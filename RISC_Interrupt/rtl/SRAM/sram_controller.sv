==> flow/design.v <==
module sram_IS61WV25616_controller_32b_3lr (
  input  logic [17:0]   i_ADDR   ,
  input  logic [31:0]   i_WDATA  ,
  input  logic [ 3:0]   i_BMASK  ,
  input  logic          i_WREN   ,
  input  logic          i_RDEN   ,
  output logic [31:0]   o_RDATA  ,
  output logic          o_ACK    ,
  output logic [17:0]   SRAM_ADDR,
  inout  wire  [15:0]   SRAM_DQ  ,
  output logic          SRAM_CE_N,
  output logic          SRAM_WE_N,
  output logic          SRAM_OE_N,
  output logic          SRAM_LB_N,
  output logic          SRAM_UB_N,
  input logic i_clk,
  input logic i_reset
);
  typedef enum logic [2:0] {
      StIdle
    , StWrite
    , StWriteAck
    , StRead0
    , StRead1
    , StReadAck
  } sram_state_e;
  sram_state_e sram_state_d;
  sram_state_e sram_state_q;
  logic [17:0] addr_d;
  logic [17:0] addr_q;
  logic [31:0] wdata_d;
  logic [31:0] wdata_q;
  logic [31:0] rdata_d;
  logic [31:0] rdata_q;
  logic [ 3:0] bmask_d;
  logic [ 3:0] bmask_q;
  logic [15:0] DIN;
  logic [15:0] DOUT;
  always_comb begin : proc_detect_state
    case (sram_state_q)
      StIdle: begin
        if (i_WREN ~^ i_RDEN) begin
          sram_state_d = StIdle;
          addr_d       = addr_q;
          wdata_d      = wdata_q;
          rdata_d      = rdata_q;
          bmask_d      = bmask_q;
        end
        else begin
          sram_state_d = i_WREN ? StWrite : StRead0;
          addr_d       = i_ADDR & 18'h3FFFE;
          wdata_d      = i_WREN ? i_WDATA : wdata_q;
          rdata_d      = rdata_q;
          bmask_d      = i_BMASK;
        end
      end
      StWrite: begin
        sram_state_d = StWriteAck;
        addr_d       = addr_q | 18'h1;
        wdata_d      = wdata_q >> 16;
        rdata_d      = rdata_q;
        bmask_d      = bmask_q;
      end
      StRead0: begin
        sram_state_d = StRead1;
        addr_d       = addr_q | 18'h1;
        wdata_d      = wdata_q;
        rdata_d      = {rdata_q[31:16], DIN};
        bmask_d      = bmask_q;
      end
      StRead1: begin
        sram_state_d = StReadAck;
        addr_d       = addr_q;
        wdata_d      = wdata_q;
        rdata_d      = {DIN, rdata_q[15:0]};
        bmask_d      = bmask_q;
      end
      StWriteAck, StReadAck: begin
        sram_state_d = StIdle;
        addr_d       = addr_q;
        wdata_d      = wdata_q;
        rdata_d      = rdata_q;
        bmask_d      = bmask_q;
      end
      default: begin
        sram_state_d = StIdle;
        addr_d       = '0;
        wdata_d      = '0;
        rdata_d      = '0;
        bmask_d      = '0;
      end
    endcase
  end
  always_ff @(posedge i_clk) begin
    if (!i_reset) begin
      sram_state_q <= StIdle;
    end
    else begin
      sram_state_q <= sram_state_d;
    end
  end
  always_ff @(posedge i_clk) begin
    if (!i_reset) begin
      addr_q  <= '0;
      wdata_q <= '0;
      rdata_q <= '0;
      bmask_q <= 4'b0000;
    end
    else begin
      addr_q  <= addr_d;
      wdata_q <= wdata_d;
      rdata_q <= rdata_d;
      bmask_q <= bmask_d;
    end
  end
  always_comb begin : proc_output_to_sram
    SRAM_ADDR = addr_q;
    case (sram_state_q)
      StWrite: begin
        DOUT      = wdata_q[15:0];
        SRAM_WE_N = 1'b0;
        SRAM_OE_N = 1'b1;
        SRAM_CE_N = 1'b0;
        {SRAM_UB_N, SRAM_LB_N} = ~bmask_q[1:0];
      end
      StWriteAck: begin
        DOUT      = wdata_q[15:0];
        SRAM_WE_N = 1'b0;
        SRAM_OE_N = 1'b1;
        SRAM_CE_N = 1'b0;
        {SRAM_UB_N, SRAM_LB_N} = ~bmask_q[3:2];
      end
      StRead0: begin
        DOUT      = 'z;
        SRAM_WE_N = 1'b1;
        SRAM_OE_N = 1'b0;
        SRAM_CE_N = 1'b0;
        {SRAM_UB_N, SRAM_LB_N} = ~bmask_q[1:0];
      end
      StRead1: begin
        DOUT      = 'z;
        SRAM_WE_N = 1'b1;
        SRAM_OE_N = 1'b0;
        SRAM_CE_N = 1'b0;
        {SRAM_UB_N, SRAM_LB_N} = ~bmask_q[3:2];
      end
      StReadAck: begin
        DOUT      = 'z;
        SRAM_WE_N = 1'b1;
        SRAM_OE_N = 1'b1;
        SRAM_CE_N = 1'b1;
        {SRAM_UB_N, SRAM_LB_N} = 2'b11;
      end
      default: begin
        DOUT      = 'z;
        SRAM_WE_N = 1'b1;
        SRAM_OE_N = 1'b1;
        SRAM_CE_N = 1'b1;
        {SRAM_UB_N, SRAM_LB_N} = 2'b11;
      end
    endcase
  end
  assign  SRAM_DQ = DOUT;
  assign  DIN = SRAM_DQ;
  always_comb begin : proc_output_to_lsu
    o_RDATA = rdata_q;
    o_ACK  = (sram_state_q == StWriteAck) || (sram_state_q == StReadAck);
  end
endmodule : sram_IS61WV25616_controller_32b_3lr
* From RTL to reports: sram_IS61WV25616_controller_32b_3lr
Tool output for the design above, in the order of the flow.
Line numbers count from 1 in the design file above.
Not given: --
- Design top :: sram_IS61WV25616_controller_32b_3lr
- Clock input :: i_clk
- Standard-cell library :: sky130hd
- Timing corner :: tt_025C_1v80

* Elaborated design
Source: Yosys, flattened and elaborated, memories not mapped. Widths are those after wreduce. Registers that Yosys merges into a memory's read port (data or address) are not register bits. Print and check cells do not count. Equal cells are merged and count once.
- Shift operators :: 0
- Equal/unequal tests :: 7
- Bitwise gates (word level) :: 10
- Magnitude comparators :: 0
- Muxes and demuxes :: 16
- Div/mod/pow operators :: 0
- $add $sub $neg :: 0
- Multiply operators :: 0
- Reductions and logical operators :: 17
** Operators with widths (number)
- parallel mux 32 bit (select 3 bit) :: 2
- 2-to-1 mux 32 bit :: 2
- parallel mux 18 bit (select 3 bit) :: 1
- 2-to-1 mux 18 bit :: 1
- 2-to-1 mux 16 bit :: 1
- OR reduction 4 bit :: 3
- parallel mux 3 bit (select 4 bit) :: 1
- AND reduction 2 bit :: 4
- OR reduction 2 bit :: 4
- parallel mux 4 bit (select 2 bit) :: 1
- inverter 1 bit :: 7
- == test 3 x 2 -> 1 bit with constant B :: 2
- == test 3 bit with constant B :: 2
- AND reduction 3 bit :: 2
- OR reduction 5 bit :: 1
- != test 2 bit with constant B :: 2
- inverter 2 bit :: 2
- parallel mux 2 bit (select 2 bit) :: 1
- 2-to-1 mux 4 bit :: 1
- 2-to-1 mux 2 bit :: 2
- == test 3 x 1 -> 1 bit with constant B :: 1
- logical NOT 3 bit :: 1
- OR reduction 3 bit :: 1
- 2-to-1 mux 1 bit :: 3
- bitwise XNOR 1 bit :: 1
- logical OR 1 bit :: 1
- Memories :: 0
- Cells after elaboration :: 57
- Bits in registers :: 89
- Output and inout port bits :: 72
- Bits in latches :: 0
- RAM bits :: 0
- Input bits :: 58
- Word width x clocked read ports :: 0
- Bits in read-only memories :: 0

* Logic depth
Yosys ltp: most cells in a row. Word level: on the elaborated netlist, between registers, memories and ports. Mapped: between sequential cells and ports; inverters and the memories' decode and read muxes count.
- Word-level depth :: 4
- ABC_AREA :: 0
- Depth in mapped cells :: 7
- Gate-level depth less buffers :: 4

* Netlist
The flow's flattened synthesis, as Yosys stat reports it; memories are mapped. The netlist is that of the ABC_AREA named above (0 if unset); the other value can give another one.
Totals and module areas in this step are rounded.
- Flip-flop cells :: 92
- Synthesis area :: 3789 um2
- Standard cells after synthesis :: 419
- Buffer cells :: 42
- Sequential area :: 1842 um2
** Cells by type
- sky130_fd_sc_hd__dfxtp_1 :: number 92, area in all 1.84E+03 um2
- sky130_fd_sc_hd__nand3_1 :: number 90, area in all 450.432 um2
- sky130_fd_sc_hd__a21boi_1 :: number 32, area in all 240.23 um2
- sky130_fd_sc_hd__nand2_1 :: number 50, area in all 187.68 um2
- sky130_fd_sc_hd__o21ai_2 :: number 21, area in all 183.926 um2
- sky130_fd_sc_hd__a221oi_1 :: number 16, area in all 140.134 um2
- sky130_fd_sc_hd__a21boi_0 :: number 16, area in all 120.115 um2
- sky130_fd_sc_hd__nor3b_1 :: number 16, area in all 120.115 um2
- sky130_fd_sc_hd__clkbuf_1 :: number 24, area in all 90.086 um2
- sky130_fd_sc_hd__nor2_1 :: number 24, area in all 90.086 um2
- sky130_fd_sc_hd__buf_6 :: number 4, area in all 45.043 um2
- sky130_fd_sc_hd__nor4_4 :: number 2, area in all 42.541 um2
- sky130_fd_sc_hd__buf_2 :: number 8, area in all 40.038 um2
- sky130_fd_sc_hd__a2111oi_4 :: number 1, area in all 27.526 um2
- sky130_fd_sc_hd__buf_4 :: number 3, area in all 22.522 um2
- sky130_fd_sc_hd__a311o_4 :: number 1, area in all 20.019 um2
- sky130_fd_sc_hd__and2_1 :: number 3, area in all 18.768 um2
- sky130_fd_sc_hd__or4_1 :: number 2, area in all 15.014 um2
Not listed: further types 11, cells in them 14.

* Timing after synthesis
Path of least setup slack by OpenSTA after synthesis, without wires, with an ideal clock, recovery checks aside; 20% of the period is set as input and as output delay. Where synthesis merged equal registers, the netlist keeps one of their names.
- Path kind :: flip-flop to output port
- Start point :: reg sram_state_q
- End point :: out SRAM_LB_N
- Output delay :: 358 ps
- Path slack :: 37 ps
- Path buffers :: 2
- Time at the first pin :: 0 ps
- Required time :: 1432 ps
- Period :: 1790 ps
- Stages on the path :: 5
- Path delay :: 1395 ps
- Arrival time :: 1395 ps
- Period reached after synthesis :: 1753 ps
"path delay" is the arrival time less input delay plus setup time.
A path that ends at an output port has no setup time.
"stages on the path" counts driving pins, that of a launching flip-flop among them; a cell with two outputs on the path counts twice.
"period reached after synthesis" = period - worst setup slack (recovery checks aside). The figure is calculated, with input and output delays left at 20% of the set period.
An end named without its bit number is one bit of that signal or, where synthesis recoded a state register, one of its new flip-flops.
Between the ends stands the longest chain of elaborated cells between them, by number of cells; it is not shown to be the way that was timed. Of several equally long chains one is given.
Each line given opens the expression or statement behind the cell; cells for indexed reads and writes are added by Yosys, which also makes memories of some case tables.
- Cell sequence :: sky130_fd_sc_hd__dfxtp_1 > sky130_fd_sc_hd__clkbuf_1 > sky130_fd_sc_hd__clkbuf_1 > sky130_fd_sc_hd__nor2_1 > sky130_fd_sc_hd__o21ai_0
- Cells in the longest elaborated chain :: 3
- Elaborated cells between the ends (all ways) :: 7
- Those cells by class :: eq/ne (4); mux (1); reduce/logical (2)
** RTL lines, path post-synthesis
- from (decl) :: RTL line 28 : sram_state_e sram_state_q;
- from (assign) :: RTL line 96 : sram_state_q <= StIdle;
- from (assign) :: RTL line 99 : sram_state_q <= sram_state_d;
- == test 3 x 2 -> 1 bit :: RTL line 118 : case (sram_state_q)
- OR reduction 2 bit
- parallel mux 2 bit (select 2 bit) :: RTL line 118
- to (decl) :: RTL line 14 : output logic          SRAM_LB_N,

* Worst path after layout
Path of least setup slack in the final report of job 1 (OpenROAD, finished layout, wires in). Where an end is a register, its clock arrival counts in the times.
The path's times are printed in steps of 10 ps; the period is the one set.
- Path kind :: flip-flop to output port
- Start point :: reg sram_state_q
- End point :: out SRAM_LB_N
- Output delay :: 360 ps
- Stages on the path :: 6
- Time at the first pin :: 340 ps
- Arrival time :: 1550 ps
- Required time :: 1440 ps
- Path buffers :: 1
- Path slack :: -110 ps
- Period :: 1800 ps
An end named without its bit number is one bit of that signal or, where synthesis recoded a state register, one of its new flip-flops.
Between the ends stands the longest chain of elaborated cells between them, by number of cells; it is not shown to be the way that was timed. Of several equally long chains one is given.
- Cell sequence :: sky130_fd_sc_hd__dfxtp_2 > sky130_fd_sc_hd__or4_4 > sky130_fd_sc_hd__inv_2 > sky130_fd_sc_hd__nor2_1 > sky130_fd_sc_hd__o21ai_1 > sky130_fd_sc_hd__buf_2
- Cells in the longest elaborated chain :: 3
- Elaborated cells between the ends (all ways) :: 7
- Those cells by class :: eq/ne (4); mux (1); reduce/logical (2)
** RTL lines, path post-layout
- from (decl) :: RTL line 28 : sram_state_e sram_state_q;
- from (assign) :: RTL line 96 : sram_state_q <= StIdle;
- from (assign) :: RTL line 99 : sram_state_q <= sram_state_d;
- == test 3 x 2 -> 1 bit :: RTL line 118 : case (sram_state_q)
- OR reduction 2 bit
- parallel mux 2 bit (select 2 bit) :: RTL line 118
- to (decl) :: RTL line 14 : output logic          SRAM_LB_N,

Memo
Re: implementation data of sram_IS61WV25616_controller_32b_3lr

Flow measurements of sram_IS61WV25616_controller_32b_3lr on sky130hd: 2 stored runs with different settings, listed in no order. Input and output delays are each 20% of the period that was set; the output load is 0.01 pF.
"worst setup path time" means the part of the period allowed to the worst setup path (the constraints hold back 20% at inputs and 20% at outputs) less its slack; where the path has registers, the arrival times of their clocks count too.
By "total power of the final layout" is meant OpenSTA's value without simulated activity: inputs other than the clock are taken to toggle once in ten clock periods, and the tool carries that through the logic.
"worst setup path time" is known to 10 ps.
The measured numbers are rounded.

** Job 1
- Settings :: period_ns=1.8; CORE_UTILIZATION=28; SETUP_SLACK_MARGIN=0.21; PLACE_DENSITY_LB_ADDON=0.06; CORE_MARGIN=7; ABC_AREA=0; GPL_ROUTABILITY_DRIVEN=0; CTS_CLUSTER_DIAMETER=345; CAP_MARGIN=10; SLEW_MARGIN=35
- Synthesized cell area :: 3789 um2
- Total die area :: 16980 um2
- Utilization :: 48.7 %
- Worst setup slack after layout :: -108 ps
- Worst-case hold slack :: 166 ps
- Total power of the final layout :: 5388 uW
- Worst setup path time :: 1550 ps
- Critical path type :: flip-flop to output port

** Job 2
- Settings :: period_ns=1.88; CORE_UTILIZATION=72; CAP_MARGIN=20; CORE_MARGIN=2; SLEW_MARGIN=20
- Outcome :: not finished: placement ended with error GPL-0301
