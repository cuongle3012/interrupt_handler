==> flow/design.v <==
module apb_master(input pclk,
                  input preset_n,
                  input [11:0] apb_region,    
                  input apb_en,            
                  input [31:0] wdata,       
                  input wr_en,          
                  input i_stall,
                  input pready,
                  input [31:0] prdata_timer, prdata_uart, prdata_plic,
                  output psel_timer, psel_uart, psel_plic,
                  output logic penable, pwrite,
                  output logic [31:0] paddr, pwdata,
                  output logic [31:0] to_cpu_data
                  );
   typedef enum bit [1:0] {IDLE, SETUP, ACCESS} state; 
   state cs, ns;
   logic [31:0] prdata;
   always @(posedge pclk or negedge preset_n) begin
      if (!preset_n) cs <= IDLE;
      else if (!i_stall) cs <= ns;
      else cs <= cs;
   end
   logic psel_q, psel_d, penable_q, penable_d, pwrite_q, pwrite_d;
   logic [31:0] pwdata_q, pwdata_d, paddr_q, paddr_d, to_cpu_data_q, to_cpu_data_d;
   assign penable = penable_d;
   assign pwrite = pwrite_d;
   assign paddr = paddr_d;
   assign pwdata = pwdata_d;
   assign to_cpu_data = to_cpu_data_d;
   always @(posedge pclk) begin
      if (!preset_n) begin
         psel_q <= 1'b0;
         penable_q <= 1'b0;
         pwrite_q <= 1'b0;
         pwdata_q <= 32'h0;
         paddr_q <= 32'h0;
         to_cpu_data_q <= 32'h0;
      end
      else if (!i_stall) begin
         psel_q <= psel_d;
         penable_q <= penable_d;
         pwrite_q <= pwrite_d;
         pwdata_q <= pwdata_d;
         paddr_q <= paddr_d;
         to_cpu_data_q <= to_cpu_data_d;
      end
      else begin
         psel_q <= psel_q;
         penable_q <= penable_q;
         pwrite_q <= pwrite_q;
         pwdata_q <= pwdata_q;
         paddr_q <= paddr_q;
         to_cpu_data_q <= to_cpu_data_q;
      end
   end
   always_comb begin
      case (cs)
         IDLE: ns = apb_en? SETUP : IDLE;
         SETUP: ns = ACCESS;
         ACCESS: ns = pready&apb_en? SETUP :                            
                                          (!pready&apb_en)? ACCESS : IDLE;     
         default: ns = IDLE;
      endcase
   end
   always_comb begin        
      case (cs)
         IDLE: begin
            psel_d = 1'b0;
            penable_d = 1'b0;
            pwrite_d = 1'b0;
            paddr_d = 32'b0;
            pwdata_d = 32'h0;
            to_cpu_data_d = to_cpu_data_q;
         end
         SETUP: begin
            psel_d = 1'b1;
            penable_d = 1'b0;
            pwrite_d = wr_en;
            paddr_d = {20'b0,apb_region};
            pwdata_d = wr_en? wdata : pwdata_q;
            to_cpu_data_d = to_cpu_data_q;
         end
         ACCESS: begin
            psel_d = 1'b1;
            penable_d = 1'b1;
            pwrite_d = pwrite_q;
            paddr_d = paddr_q;
            pwdata_d = pwdata_q;
            to_cpu_data_d = !pwrite_d&pready? prdata : to_cpu_data_q;
         end
         default: begin
            psel_d = 1'b0;
            penable_d = 1'b0;
            pwrite_d = 1'b0;
            paddr_d = 32'b0;
            pwdata_d = 32'h0;
            to_cpu_data_d = to_cpu_data_q;
         end
      endcase
   end
   assign {psel_plic, psel_uart, psel_timer, prdata} = (apb_region[11:8] == 4'b0000)? {2'b0, psel_d, prdata_timer} :
                                                (apb_region[11:8] == 4'b0001)? {1'b0, psel_d, 1'b0, prdata_uart} : {psel_d, 2'b0, prdata_plic};
endmodule
Reports on apb_master
The steps from the RTL of apb_master to its reports follow in flow order.
Lines are those of the file above, counted from 1.
Operators carry their Yosys type and port widths (W data, S select, Z words).
The mark - stands for no value.
Inputs
  top module: apb_master
  clock port: pclk
  standard-cell library: sky130hd
  library corner: tt_025C_1v80

After elaboration
Yosys after proc, flatten, opt, wreduce and memory -nomap, before mapping. Enables and synchronous resets that opt folds into registers are not counted as muxes. Memory bits, and registers merged into a memory's read port (data or address), are not among the register bits. Print and check cells are not counted. Equal cells are merged and count once.
Bit counts
  bits in registers: 99
  input port bits: 146
  output and inout port bits: 101
  cells after elaboration: 30
Cells by class
  equal/unequal tests: 3
  mux-type cells: 14
  bitwise logic cells: 3
  reduce/logical cells: 5
Operators by type and width (count)
  $pmux W32 S2: 2
  $mux W32: 3
  $mux W35: 2
  $pmux W2 S3: 1
  $eq A4 B1 Y1 const B: 1
  $logic_not A4 Y1: 1
  $mux W2: 2
  $and A1 B1 Y1: 3
  $mux W1: 3
  $logic_not A1 Y1: 2
  $eq A2 B1 Y1 const B: 1
  $eq A2 B2 Y1 const B: 1
  $logic_not A2 Y1: 1
  $reduce_or A2 Y1: 1
  $pmux W1 S2: 1

Depth
Depth = most cells in a row (Yosys ltp): at word level without a register or memory, in the mapped netlist without a sequential cell, where the memories' decode and read muxes count.
Depth
  word-level depth: 7
  ABC_AREA: 0
  depth in mapped cells: 6
  depth with buffers taken out: 3

Synthesis result
Yosys stat after the flow's synthesis: flattened, memories mapped to cells. It holds for the ABC_AREA given above (unset counts as 0); a run with the other value may have another netlist.
Mapped netlist
  mapped cells: 629
  mapped area: 0.005758 sq mm
  sequential part of the area: 0.0020182 sq mm
  mapped flip-flops: 100
  buffer cells: 67
Cell types
  sky130_fd_sc_hd__dfxtp_1: count 97, area in all 1.94E+03 sq um
  sky130_fd_sc_hd__mux2_4: count 26, area in all 390.374 sq um
  sky130_fd_sc_hd__a32o_1: count 32, area in all 320.307 sq um
  sky130_fd_sc_hd__mux2i_1: count 32, area in all 320.307 sq um
  sky130_fd_sc_hd__o21ai_1: count 61, area in all 305.293 sq um
  sky130_fd_sc_hd__a21boi_1: count 40, area in all 300.288 sq um
  sky130_fd_sc_hd__and3b_1: count 33, area in all 289.027 sq um
  sky130_fd_sc_hd__o2bb2ai_1: count 32, area in all 280.269 sq um
  sky130_fd_sc_hd__nand2_1: count 73, area in all 274.013 sq um
  sky130_fd_sc_hd__nor2b_1: count 38, area in all 237.728 sq um
  sky130_fd_sc_hd__and2_1: count 21, area in all 131.376 sq um
  sky130_fd_sc_hd__clkbuf_1: count 35, area in all 131.376 sq um
  sky130_fd_sc_hd__and3_1: count 20, area in all 125.12 sq um
  sky130_fd_sc_hd__a22o_1: count 13, area in all 113.859 sq um
  sky130_fd_sc_hd__buf_2: count 21, area in all 105.101 sq um
  sky130_fd_sc_hd__mux2_1: count 6, area in all 67.565 sq um
  sky130_fd_sc_hd__buf_6: count 5, area in all 56.304 sq um
  sky130_fd_sc_hd__dfrtp_1: count 2, area in all 50.048 sq um
Not listed: further types 19, cells in them 42.

Path before layout
Path of least setup slack by OpenSTA after synthesis, without wires, with an ideal clock, recovery checks aside; 20% of the period is set as input and as output delay. Where synthesis merged equal registers, the netlist keeps one of their names.
Timing path post-synthesis
  path type: register to output
  start point: reg cs
  end point: out pwdata[0]
  clock period: 1.45 ns
  output delay: 0.290 ns
  time at the first pin: 0.000 ns
  arrival time: 1.191 ns
  data required time: 1.160 ns
  path slack: -0.031 ns
  path delay: 1.191 ns
  stages: 5
  buffers on the path: 2
  synthesis period reached: 1.481 ns
"path delay" is the arrival time less input delay plus setup time.
At an output port there is no setup time.
"stages": output pins that drive a net of the path, with the launching flip-flop's if there is one; two outputs of one cell count as two.
"synthesis period reached" = period - worst setup slack (recovery checks aside). The figure is calculated, with input and output delays left at 20% of the set period.
An end named without its bit number is one bit of that signal or, where synthesis recoded a state register, one of its new flip-flops.
At most two assigning lines are given for a register; there are more.
Between the ends, post-synthesis
  cells stage by stage: sky130_fd_sc_hd__dfrtp_1 sky130_fd_sc_hd__buf_2 sky130_fd_sc_hd__a21o_1 sky130_fd_sc_hd__buf_2 sky130_fd_sc_hd__a32o_1
Ends and longest elaborated chain, post-synthesis
  start, declared: RTL line 16  | state cs, ns;
  start, assigned: RTL line 20  | else if (!i_stall) cs <= ns;
  start, assigned: RTL line 21  | else cs <= cs;
  end, declared: RTL line 12  | output logic [31:0] paddr, pwdata,
No chain of elaborated cells between the ends is given.

Path in the finished layout
From the final timing report of record 1: the path of least setup slack in the routed layout; clock arrival at registers is part of the times.
Timing path post-layout
  path type: input to output
  start point: in apb_region[9]
  end point: out to_cpu_data[29]
  clock period: 1.62 ns
  input delay: 0.32 ns
  output delay: 0.32 ns
  time at the first pin: 0.32 ns
  arrival time: 1.68 ns
  data required time: 1.30 ns
  path slack: -0.39 ns
  stages: 9
  buffers on the path: 6
The rows between start and end are the longest chain of elaborated cells between them; the timing report does not say that the signal goes this way. Where chains are equally long, one stands for them.
A line is the first line of the expression or statement that the cell stems from. Yosys adds cells for indexed reads and writes and turns some case tables into memories.
Between the ends, post-layout
  cells stage by stage: sky130_fd_sc_hd__buf_8 sky130_fd_sc_hd__nor3_4 sky130_fd_sc_hd__buf_6 sky130_fd_sc_hd__buf_12 sky130_fd_sc_hd__buf_16 sky130_fd_sc_hd__buf_6 sky130_fd_sc_hd__mux2i_2 sky130_fd_sc_hd__o21ai_4 sky130_fd_sc_hd__buf_6
  length of the longest elaborated chain: 5
  elaborated cells on any way between the ends: 6
  RTL lines with such cells: 4
  classes of those cells: eq/ne: 1; mux: 4; reduce/logical: 1
Ends and longest elaborated chain, post-layout
  start, declared: RTL line 3  | input [11:0] apb_region,
  $eq A4 B1 Y1: RTL line 102  | (apb_region[11:8] == 4'b0001)? {1'b0, psel_d, 1'b0, prdata_uart} : {psel_d, 2'b0, prdata_plic};
  $mux W35: RTL line 102
  $mux W35: RTL line 101  | assign {psel_plic, psel_uart, psel_timer, prdata} = (apb_region[11:8] == 4'b0000)? {2'b0, psel_d, prdata_timer ...
  $mux W32: RTL line 89  | to_cpu_data_d = !pwrite_d&pready? prdata : to_cpu_data_q;
  $mux W32: RTL line 66  | case (cs)
  end, declared: RTL line 13  | output logic [31:0] to_cpu_data

Data sheet: physical implementation of apb_master

Top module apb_master; platform sky130hd; tools Yosys and OpenROAD; 2 stored runs in no particular order. Input and output delays are each 20% of the period that was set; the output load is 0.01 pF.
"achieved clock period": clock period set for the run, less the worst setup slack. It is reckoned from that one timing run; input and output delays stay at 20% of the period that was set.
"worst setup path time" means the part of the period allowed to the worst setup path (the constraints hold back 20% at inputs and 20% at outputs) less its slack; where the path has registers, the arrival times of their clocks count too.
"power": no workload was simulated; the value follows from the tool's default switching activity.
[record 1] settings: period_ns=1.62, CORE_UTILIZATION=36, CAP_MARGIN=20, CORE_MARGIN=2, SLEW_MARGIN=20
[record 1] result: chip area after synthesis (Yosys) 0.005758 sq mm, die area 0.0170224 sq mm, standard-cell area of the final layout 0.0103712 sq mm, utilization 0.658, worst setup slack after layout -0.386 ns, total negative slack -24.372 ns, power 5.961 mW, achieved clock period 2.006 ns, worst setup path time 1.36 ns, worst setup path kind input to output
[record 2] settings: period_ns=1.65, CORE_UTILIZATION=61, SETUP_SLACK_MARGIN=0.08, PLACE_DENSITY_LB_ADDON=0.25, HOLD_SLACK_MARGIN=0.13, CELL_PAD_IN_SITES_DETAIL_PLACEMENT=1, TNS_END_PERCENT=45, CAP_MARGIN=30, MIN_ROUTING_LAYER=met1, CORE_MARGIN=2, SLEW_MARGIN=20
[record 2] result: did not finish, placement stopped with DPL-0033
